==> flow/design.v <==
`timescale 1ns / 1ps
module cache_none(
    input clk,
    input[2:0] command,
    output ready,
    input[31:0] data_addr,
    input[31:0] inst_addr,
    input[31:0] data_wdata,
    input[3:0] data_wstrb,  
    output logic[31:0] data_rdata,
    output logic[31:0] inst_rdata,
    output[1:0] error,
    input wire mem_start_valid,
    input wire[31:0] mem_start_input,
    output reg mem_d_awvalid = 0,
    input wire mem_d_awready,
    output reg[31:0] mem_d_awaddr,
    output reg[7:0] mem_d_awlen = 0,
    output reg[2:0] mem_d_awsize = 'b010,
    output reg[1:0] mem_d_awburst = 0,
    output reg mem_d_wvalid = 0,
    input wire mem_d_wready,
    output reg[31:0] mem_d_wdata,
    output reg[3:0] mem_d_wstrb,
    output reg mem_d_wlast = 1,
    input wire[1:0] mem_d_bresp,
    input wire mem_d_bvalid,
    output reg mem_d_bready = 1,
    output reg mem_d_arvalid = 0,
    input wire mem_d_arready,
    output reg[31:0] mem_d_araddr,
    output reg[7:0] mem_d_arlen = 0,
    output reg[2:0] mem_d_arsize = 'b010,
    output reg[1:0] mem_d_arburst = 0,
    input wire[31:0] mem_d_rdata,
    input wire[1:0] mem_d_rresp,
    input wire mem_d_rlast,
    input wire mem_d_rvalid,
    output reg mem_d_rready = 1,
    output reg mem_i_awvalid = 0,
    input wire mem_i_awready,
    output reg[31:0] mem_i_awaddr,
    output reg[7:0] mem_i_awlen = 0,
    output reg[2:0] mem_i_awsize = 'b010,
    output reg[1:0] mem_i_awburst = 0,
    output reg mem_i_wvalid = 0,
    input wire mem_i_wready,
    output reg[31:0] mem_i_wdata,
    output reg[3:0] mem_i_wstrb,
    output reg mem_i_wlast = 1,
    input wire[1:0] mem_i_bresp,
    input wire mem_i_bvalid,
    output reg mem_i_bready = 1,
    output reg mem_i_arvalid = 0,
    input wire mem_i_arready,
    output reg[31:0] mem_i_araddr,
    output reg[7:0] mem_i_arlen = 0,
    output reg[2:0] mem_i_arsize = 'b010,
    output reg[1:0] mem_i_arburst = 0,
    input wire[31:0] mem_i_rdata,
    input wire[1:0] mem_i_rresp,
    input wire mem_i_rlast,
    input wire mem_i_rvalid,
    output reg mem_i_rready = 1
    );
logic[31:0]  mem_start = 0;
typedef enum { INIT, WAITING, ERROR_CACHE, ERROR_AXI } statet;
statet state = INIT;
assign ready = (state == INIT);
logic inst_cycle_ready = 1;
logic data_cycle_ready = 1;
logic wait_error = 0;
logic[1:0] data_write_check = 0;
function logic[1:0] error_func(input statet s);
    case (s)
    ERROR_CACHE: error_func = 2;
    ERROR_AXI:   error_func = 1;
    default:     error_func = 0;
    endcase
endfunction
assign error = error_func(state);
always_ff @ (posedge clk) begin
   if (mem_start_valid) begin
      mem_start <= mem_start_input;
   end
end
logic[31:0] data_addr_trans;
assign data_addr_trans = data_addr + mem_start;
logic[31:0] inst_addr_trans;
assign inst_addr_trans = inst_addr + mem_start;
always_ff @ (posedge clk) begin
    case (state)
    INIT: begin
        if (command == 1 || command == 2 || command == 3 || command == 4) begin
            state <= WAITING;
            mem_i_arvalid <= 1;
            mem_i_araddr <= inst_addr_trans;
            inst_cycle_ready = 0;
        end
        if (command == 2) begin
            if (inst_addr_trans == data_addr_trans) begin
                state <= ERROR_CACHE;
                mem_i_arvalid <= 0;
            end else begin
                mem_d_arvalid <= 1;
                mem_d_araddr <= data_addr_trans;
                data_cycle_ready = 0;
            end
        end
        if (command == 3) begin
            if (inst_addr_trans == data_addr_trans) begin
                state <= ERROR_CACHE;
                mem_i_arvalid <= 0;
            end else begin
                mem_d_awvalid <= 1;
                mem_d_awaddr <= data_addr_trans;
                mem_d_wvalid <= 1;
                mem_d_wdata <= data_wdata;
                mem_d_wstrb <= data_wstrb;
                data_cycle_ready = 0;
                data_write_check = 0;
            end
        end
    end
    WAITING: begin
        if (mem_i_arvalid && mem_i_arready)
            mem_i_arvalid <= 0;
        if (mem_i_rvalid && mem_i_rready) begin
            inst_rdata <= mem_i_rdata;
            inst_cycle_ready = 1;
            if (mem_i_rresp != 0 || mem_i_rlast != 1) begin
                wait_error = 1;    
            end
        end
        if (mem_d_arvalid && mem_d_arready)
            mem_d_arvalid <= 0;
        if (mem_d_rvalid && mem_d_rready) begin
            data_rdata <= mem_d_rdata;
            data_cycle_ready = 1;
            if (mem_d_rresp != 0 || mem_d_rlast != 1) begin
                wait_error = 1;    
            end
        end
        if (mem_d_awvalid && mem_d_awready) begin
            mem_d_awvalid <= 0;
            data_write_check += 1; 
        end
        if (mem_d_wvalid && mem_d_wready) begin
            mem_d_wvalid <= 0;
            data_write_check += 1; 
        end
        if (mem_d_bvalid && mem_d_bready) begin
            data_cycle_ready = 1;
            if (mem_d_bresp != 0 || data_write_check != 2)
                wait_error = 1;
        end
        if (inst_cycle_ready == 1 && data_cycle_ready == 1) begin
            if (wait_error == 0)
                state <= INIT;
            else
                state <= ERROR_AXI;
        end
    end
    endcase
end
endmodule
From RTL to reports: cache_none

The steps from the RTL of cache_none to its reports follow in flow order.
Lines are those of the file above, counted from 1.
Cell names lack the library's common part.
The mark -- stands for no value.

Top module: cache_none
Clock port: clk
Standard-cell library: sky130hd
Corner: tt_025C_1v80

Word level

Counts by Yosys on the flattened word-level netlist (proc, flatten, opt, wreduce; memories kept). Register bits leave out memories and registers merged into their read ports (data or address). Print and check cells are left out. Cells with the same type and inputs are merged into one.

Bits in registers: 269
Output and inout bits: 331

Muxes and demuxes: 51
Reductions and logical operators: 28
Add/sub/neg operators: 4
Bitwise gates (word level): 3
Equality and inequality tests: 18

Operators with widths:

| kind                                    | number |
| 2-to-1 mux 32 bit                       | 6 |
| == test 32 x 2 -> 1 bit with constant B | 2 |
| adder 32 bit                            | 2 |
| parallel mux 32 bit (select 2 bit)      | 1 |
| == test 32 x 1 -> 1 bit with constant B | 1 |
| == test 32 bit                          | 1 |
| zero test 32 bit                        | 1 |
| 2-to-1 mux 1 bit                        | 29 |
| != test 2 bit with constant B           | 10 |
| 2-to-1 mux 2 bit                        | 7 |
| AND reduction 2 bit                     | 6 |
| AND reduction 4 bit                     | 3 |
| parallel mux 1 bit (select 2 bit)       | 6 |
| AND reduction 3 bit                     | 3 |
| nonzero test 2 bit                      | 4 |
| parallel mux 2 bit (select 2 bit)       | 2 |
| logical OR 1 bit                        | 6 |
| == test 3 x 2 -> 1 bit with constant B  | 2 |
| logical AND 1 bit                       | 5 |
| adder 2 x 1 -> 2 bit with constant B    | 2 |
| inverter 1 bit                          | 3 |
| == test 3 x 1 -> 1 bit with constant B  | 1 |
| == test 3 bit with constant B           | 1 |

Depth

Yosys ltp: most cells in a row. Word level: on the elaborated netlist, between registers, memories and ports. Mapped: between sequential cells and ports; inverters and the memories' decode and read muxes count.

Word-level depth: 14
ABC_AREA: 0
Depth in mapped cells: 14
Depth with buffers taken out: 14

Synthesis result

The flow's flattened synthesis, as Yosys stat reports it; memories are mapped. The netlist is that of the ABC_AREA named above (0 if unset); the other value can give another one.
The area totals of this step are shown rounded.

Flip-flop cells: 269
Standard cells after synthesis: 1,091
Synthesis area: 14,000 sq um
Buffers: 156
Area of sequential cells: 8,100 sq um

Cells by type:

| cell     | number | area in all (sq um) |
| edfxtp_1 | 269    | 8.08E+03 |
| buf_4    | 128    | 960.922 |
| ha_1     | 62     | 775.744 |
| xnor2_1  | 42     | 367.853 |
| a21oi_1  | 73     | 365.35 |
| nand2_1  | 71     | 266.506 |
| xor2_1   | 27     | 236.477 |
| o21ai_0  | 44     | 220.211 |
| nor2b_1  | 35     | 218.96 |
| nor2_1   | 52     | 195.187 |
| xnor3_1  | 6      | 135.13 |
| a21o_1   | 15     | 112.608 |
| nand4_1  | 18     | 112.608 |
| o211ai_1 | 14     | 105.101 |
| nand3_1  | 18     | 90.086 |
| and2_1   | 13     | 81.328 |
| nor4_1   | 13     | 81.328 |
| a211oi_1 | 10     | 75.072 |

Other cell types: 63; their cells: 181.

Timing after synthesis

OpenSTA on the mapped netlist: ideal clock, no wires. The path of least setup slack (recovery checks aside). Input and output delay are each 20% of the period. Register names are those of the netlist, which keeps one name where synthesis merged equal registers.

Path kind: in2reg
Start point: input inst_addr[0]
End point: register mem_d_awaddr[0]
External input delay: 2.220 ns
Period: 11.1 ns
Data arrival time: 7.784 ns
Path delay: 6.059 ns
Stages on the path: 13
Path buffers: 0
Slack: 2.821 ns
Synthesis period reached: 8.279 ns

"path delay" = arrival - input delay + setup time.
"stages on the path" counts driving pins, that of a launching flip-flop among them; a cell with two outputs on the path counts twice.
"synthesis period reached" is the clock period less the worst setup slack; recovery checks do not enter. This is arithmetic on one report: input and output delays are still those of the set period (20% each).
Between the ends stands the longest chain of elaborated cells between them, by number of cells; it is not shown to be the way that was timed. Of several equally long chains one is given.
A line is the first line of the expression or statement that the cell stems from. Yosys adds cells for indexed reads and writes and turns some case tables into memories.

Cell sequence: ha_1 > fa_1 > a21o_1 > a211o_4 > nand3b_2 > a211oi_1 > or2_2 > a41oi_1 > xor3_1 > nand4_1 > or4_4 > nor2_2 > nor2_1
Length of the longest elaborated chain: 4
Elaborated cells between the ends (all ways): 4

Ends and longest elaborated chain, after synthesis:

| what                | line | RTL |
| start, declared     | 7    | `input[31:0] inst_addr,` |
| adder 32 bit        | 90   | `assign inst_addr_trans = inst_addr + mem_start;` |
| == test 32 bit      | 111  | `if (inst_addr_trans == data_addr_trans) begin` |
| inverter 1 bit      | --   |  |
| AND reduction 3 bit | --   |  |
| end, assigned       | 116  | `mem_d_awaddr <= data_addr_trans;` |
| end, declared       | 17   | `output reg[31:0] mem_d_awaddr,` |

Timing after layout

From the final timing report of run 2: the path of least setup slack in the routed layout; clock arrival at registers is part of the times.

Path kind: in2reg
Start point: input data_addr[11]
End point: register mem_d_wstrb[0]
Period: 7.76 ns
External input delay: 1.55 ns
Slack: 1.40 ns
Data arrival time: 6.64 ns
Path buffers: 2
Stages on the path: 14

Between the ends stands the longest chain of elaborated cells between them, by number of cells; it is not shown to be the way that was timed. Of several equally long chains one is given.

Cell sequence: clkdlybuf4s50_1 > ha_1 > a21oi_1 > o21ai_0 > a211oi_1 > and2_4 > xnor2_2 > xnor3_1 > or4_1 > or4b_1 > or4_4 > nor2_2 > nor2_4 > buf_12
Length of the longest elaborated chain: 4
Elaborated cells between the ends (all ways): 4

Ends and longest elaborated chain, after layout:

| what                | line | RTL |
| start, declared     | 6    | `input[31:0] data_addr,` |
| adder 32 bit        | 88   | `assign data_addr_trans = data_addr + mem_start;` |
| == test 32 bit      | 111  | `if (inst_addr_trans == data_addr_trans) begin` |
| inverter 1 bit      | --   |  |
| AND reduction 3 bit | --   |  |
| end, assigned       | 119  | `mem_d_wstrb <= data_wstrb;` |
| end, declared       | 24   | `output reg[3:0] mem_d_wstrb,` |

Nets of the timed path that keep an RTL name, with a line that drives or declares them; the list need not be complete.

Nets with RTL names, path after layout:

| signal              | line |
| data_addr_trans[16] | 88 |

Measured results for cache_none: 2 stored runs of the Yosys and OpenROAD flow on sky130hd. The settings differ; the order carries no meaning. The constraints put input and output delay at 20% of the set period each and load the outputs with 0.01 pF.
"total power after layout": no workload was simulated; the value follows from the tool's default switching activity.
The measured numbers are rounded.
A setting shown as . is not set for that run.
Among the results, . means that no value is shown for the run.

| setting or result                       | run 1 | run 2  |
| period_ns                               | 10.4  | 7.76   |
| CORE_UTILIZATION                        | 63    | 40     |
| SETUP_SLACK_MARGIN                      | 2.18  | -0.24  |
| PLACE_DENSITY_LB_ADDON                  | 0.03  | .      |
| CORE_MARGIN                             | 10    | 2      |
| CELL_PAD_IN_SITES_DETAIL_PLACEMENT      | 1     | .      |
| TNS_END_PERCENT                         | 90    | .      |
| ABC_AREA                                | 1     | .      |
| GPL_TIMING_DRIVEN                       | 0     | .      |
| CTS_CLUSTER_SIZE                        | 52    | .      |
| CTS_CLUSTER_DIAMETER                    | 391   | .      |
| MIN_ROUTING_LAYER                       | met1  | .      |
| CAP_MARGIN                              | 20    | 20     |
| SLEW_MARGIN                             | 20    | 20     |
| Yosys chip area after synthesis (sq um) | .     | 14,000 |
| die area (sq um)                        | .     | 36,000 |
| utilization after layout (%)            | .     | 55     |
| worst setup slack after layout (ns)     | .     | 1.4    |
| total power after layout (mW)           | .     | 3.7    |

Run 1: no final report: placement broke off with DPL-0033
